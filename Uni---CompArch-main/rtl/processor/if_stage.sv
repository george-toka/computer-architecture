==> flow/design.v <==
module if_stage  (input logic 	      clk,              
				  input logic 	      rst,              
				  input logic 	      mem_wb_valid_inst, 
			      input logic   	  ex_take_branch_out, 
				  input logic [31:0]  ex_target_PC_out,   
				  input logic [31:0]  Imem2proc_data,     
				  input logic		  id_stall_flag,
				  output logic [31:0] proc2Imem_addr,     
				  output logic [31:0] if_PC_out,          
				  output logic [31:0] if_NPC_out,         
			      output logic [31:0] if_IR_out,          
				  output logic        if_valid_inst_out   
				  );
logic [31:0] PC_reg; 				    
logic [31:0] PC_plus_4;
logic [31:0] next_PC;
logic 	PC_enable;
assign proc2Imem_addr ={PC_reg[31:2], 2'b0};
assign if_IR_out = Imem2proc_data;
assign PC_plus_4 = PC_reg + 4;
assign next_PC = (ex_take_branch_out) ? ex_target_PC_out : PC_plus_4;
assign PC_enable = ~id_stall_flag;
assign if_PC_out = PC_reg;
assign if_NPC_out = PC_plus_4;
always_ff @(posedge clk) begin
	if(rst)
		PC_reg <= 0;        
	else if(PC_enable)
		PC_reg <= next_PC;  
end 
assign if_valid_inst_out = 1;
endmodule   
[Reports on if_stage]
What the tools print for if_stage, step after step.
Lines are those of the file above, counted from 1.
Operators: Yosys type, input widths -> output width; for muxes data width and select width s.
Cell names lack the library's common part.
A cell with n/a has no value.
Inputs
  top: if_stage
  clock: clk
  standard-cell library: sky130hd
  corner: tt_025C_1v80

[Word level]
Source: Yosys, flattened and elaborated, memories not mapped. Widths are those after wreduce; folded enables and synchronous resets count as part of the registers. Registers that Yosys merges into a memory's read port (data or address) are not register bits. Print and check cells do not count. Equal cells are merged and count once.
Word-level totals
  bits in registers: 32
  bits in latches: 0
  bits in writable memories: 0
  memory bits (read-only): 0
  clocked read ports x word width: 0
  memory cells: 0
  input port bits: 69
  output and inout port bits: 129
  word-level cells: 3
Operators by class
  $add $sub $neg: 1
  $mul: 0
  div/mod/pow operators: 0
  magnitude comparators: 0
  eq/ne operators: 0
  shift-type cells: 0
  muxes and demuxes: 1
  bitwise logic cells: 0
  reduce/logical cells: 0
Operators with widths (number)
  $add 32x3->32 const B: 1
  $mux 32: 1

[Logic depth]
Longest topological path by Yosys (ltp), each cell counted once; first at word level (registers and memories cut), then after technology mapping (sequential cells cut; the memories' decode and read muxes count).
Depth
  depth in word-level cells: 2
  ABC_AREA: 0
  gate-level depth with buffers: 8
  mapped depth without buffers: 6

[Mapped cells and area]
The flow's flattened synthesis, as Yosys stat reports it; memories are mapped. The netlist is that of the ABC_AREA named above (0 if unset); the other value can give another one.
Mapped netlist
  mapped cells: 379
  cell area after synthesis: 2866.5 µm²
  area of sequential cells: 640.6 µm²
  flip-flop cells: 32
  buffer cells: 91
Cells by type
  dfxtp_1: number 32, area in all 640.614 µm²
  buf_4: number 69, area in all 517.997 µm²
  xnor2_1: number 16, area in all 140.134 µm²
  nand2_1: number 35, area in all 131.376 µm²
  a21oi_1: number 25, area in all 125.12 µm²
  nor2_1: number 29, area in all 108.854 µm²
  xor2_1: number 12, area in all 105.101 µm²
  mux2i_1: number 9, area in all 90.086 µm²
  o21ai_0: number 14, area in all 70.067 µm²
  a22oi_1: number 9, area in all 67.565 µm²
  nor4_2: number 5, area in all 62.56 µm²
  clkbuf_1: number 16, area in all 60.058 µm²
  nor2b_1: number 9, area in all 56.304 µm²
  and4_1: number 6, area in all 52.55 µm²
  nand3_1: number 10, area in all 50.048 µm²
  and3_1: number 7, area in all 43.792 µm²
  a31oi_1: number 6, area in all 37.536 µm²
  nand4_2: number 3, area in all 37.536 µm²
Not listed: further types 37, cells in them 67.

[Worst setup path after synthesis]
Source: OpenSTA report_checks on the synthesized netlist (no wires, ideal clock, input and output delay 20% of the period each), path of least setup slack; recovery checks are left aside. Register names are those of the netlist, which keeps one name where synthesis merged equal registers.
Timing path after synthesis
  kind: reg2out
  start: reg PC_reg[2]
  end: out if_NPC_out[26]
  period: 3.44 ns
  output delay: 0.688 ns
  time at the first pin: 0.000 ns
  arrival time: 1.783 ns
  data required time: 2.752 ns
  path slack: 0.969 ns
  delay of the path: 1.783 ns
  stages: 6
  buffers on the path: 0
  synthesis period reached: 2.471 ns
"delay of the path" = arrival - input delay + setup time.
A path that ends at an output port has no setup time.
"stages": output pins that drive a net of the path, with the launching flip-flop's if there is one; two outputs of one cell count as two.
"synthesis period reached" = period - worst setup slack (recovery checks aside). The figure is calculated, with input and output delays left at 20% of the set period.
The rows between start and end are the longest chain of elaborated cells between them; the timing report does not say that the signal goes this way. Where chains are equally long, one stands for them.
Each line given opens the expression or statement behind the cell; cells for indexed reads and writes are added by Yosys, which also makes memories of some case tables.
Between the ends, after synthesis
  cell sequence: dfxtp_1 > ha_1 > and3_1 > nand2_2 > or4_4 > xnor2_1
  length of the longest elaborated chain: 1
  elaborated cells on any way between the ends: 1
  RTL lines with such cells: 1
  classes of those cells: 1 x add/sub
Ends and longest elaborated chain, after synthesis
  start, declared: RTL line 14  | logic [31:0] PC_reg;
  start, assigned: RTL line 27  | PC_reg <= 0;
  start, assigned: RTL line 29  | PC_reg <= next_PC;
  $add 32x3->32: RTL line 20  | assign PC_plus_4 = PC_reg + 4;
  end, declared: RTL line 10  | output logic [31:0] if_NPC_out,

[Worst path after layout]
Path of least setup slack in the final report of run A (OpenROAD, finished layout, wires in). Where an end is a register, its clock arrival counts in the times.
Timing path post-layout
  kind: reg2out
  start: reg PC_reg[2]
  end: out if_NPC_out[26]
  period: 3.38 ns
  output delay: 0.68 ns
  time at the first pin: 0.28 ns
  arrival time: 2.65 ns
  data required time: 2.70 ns
  path slack: 0.06 ns
  stages: 7
  buffers on the path: 1
The rows between start and end are the longest chain of elaborated cells between them; the timing report does not say that the signal goes this way. Where chains are equally long, one stands for them.
Between the ends, post-layout
  cell sequence: dfxtp_2 > ha_2 > and3_1 > nand2_4 > or4_4 > xnor2_1 > clkdlybuf4s50_1
  length of the longest elaborated chain: 1
  elaborated cells on any way between the ends: 1
  RTL lines with such cells: 1
  classes of those cells: 1 x add/sub
Ends and longest elaborated chain, post-layout
  start, declared: RTL line 14  | logic [31:0] PC_reg;
  start, assigned: RTL line 27  | PC_reg <= 0;
  start, assigned: RTL line 29  | PC_reg <= next_PC;
  $add 32x3->32: RTL line 20  | assign PC_plus_4 = PC_reg + 4;
  end, declared: RTL line 10  | output logic [31:0] if_NPC_out,

Wiki page: if_stage / flow data

Settings and measured results of 2 stored flow runs for module if_stage (sky130hd), not sorted in any way. The constraints put input and output delay at 20% of the set period each and load the outputs with 0.01 pF.
"achieved clock period (ns)": clock period set for the run, less the worst setup slack. It is reckoned from that one timing run; input and output delays stay at 20% of the period that was set.

settings of run A
{
  "period_ns": 3.38,
  "CORE_UTILIZATION": 25,
  "SETUP_SLACK_MARGIN": -0.1,
  "PLACE_DENSITY_LB_ADDON": 0.03,
  "CORE_MARGIN": 5,
  "TNS_END_PERCENT": 85,
  "GPL_TIMING_DRIVEN": 0,
  "CTS_CLUSTER_SIZE": 49,
  "CAP_MARGIN": 40,
  "SLEW_MARGIN": 20
}
report of run A
yosys chip area after synthesis (um^2): 2866.5
finish__design__die__area: 13707.7
finish__design__instance__area__stdcell: 4805.9
finish__design__instance__utilization: 0.4245
finish__timing__setup__ws: 0.056
finish__timing__setup__tns: 0.000
finish__timing__hold__ws: 0.531
achieved clock period (ns): 3.324

settings of run B
{
  "period_ns": 1.92,
  "CORE_UTILIZATION": 55,
  "CELL_PAD_IN_SITES_GLOBAL_PLACEMENT": 3,
  "ABC_AREA": 1,
  "GPL_TIMING_DRIVEN": 0,
  "CAP_MARGIN": 15,
  "MIN_ROUTING_LAYER": "met2",
  "MAX_ROUTING_LAYER": "met5",
  "CORE_MARGIN": 2,
  "SLEW_MARGIN": 20
}
report of run B: did not finish, place, GPL-0301
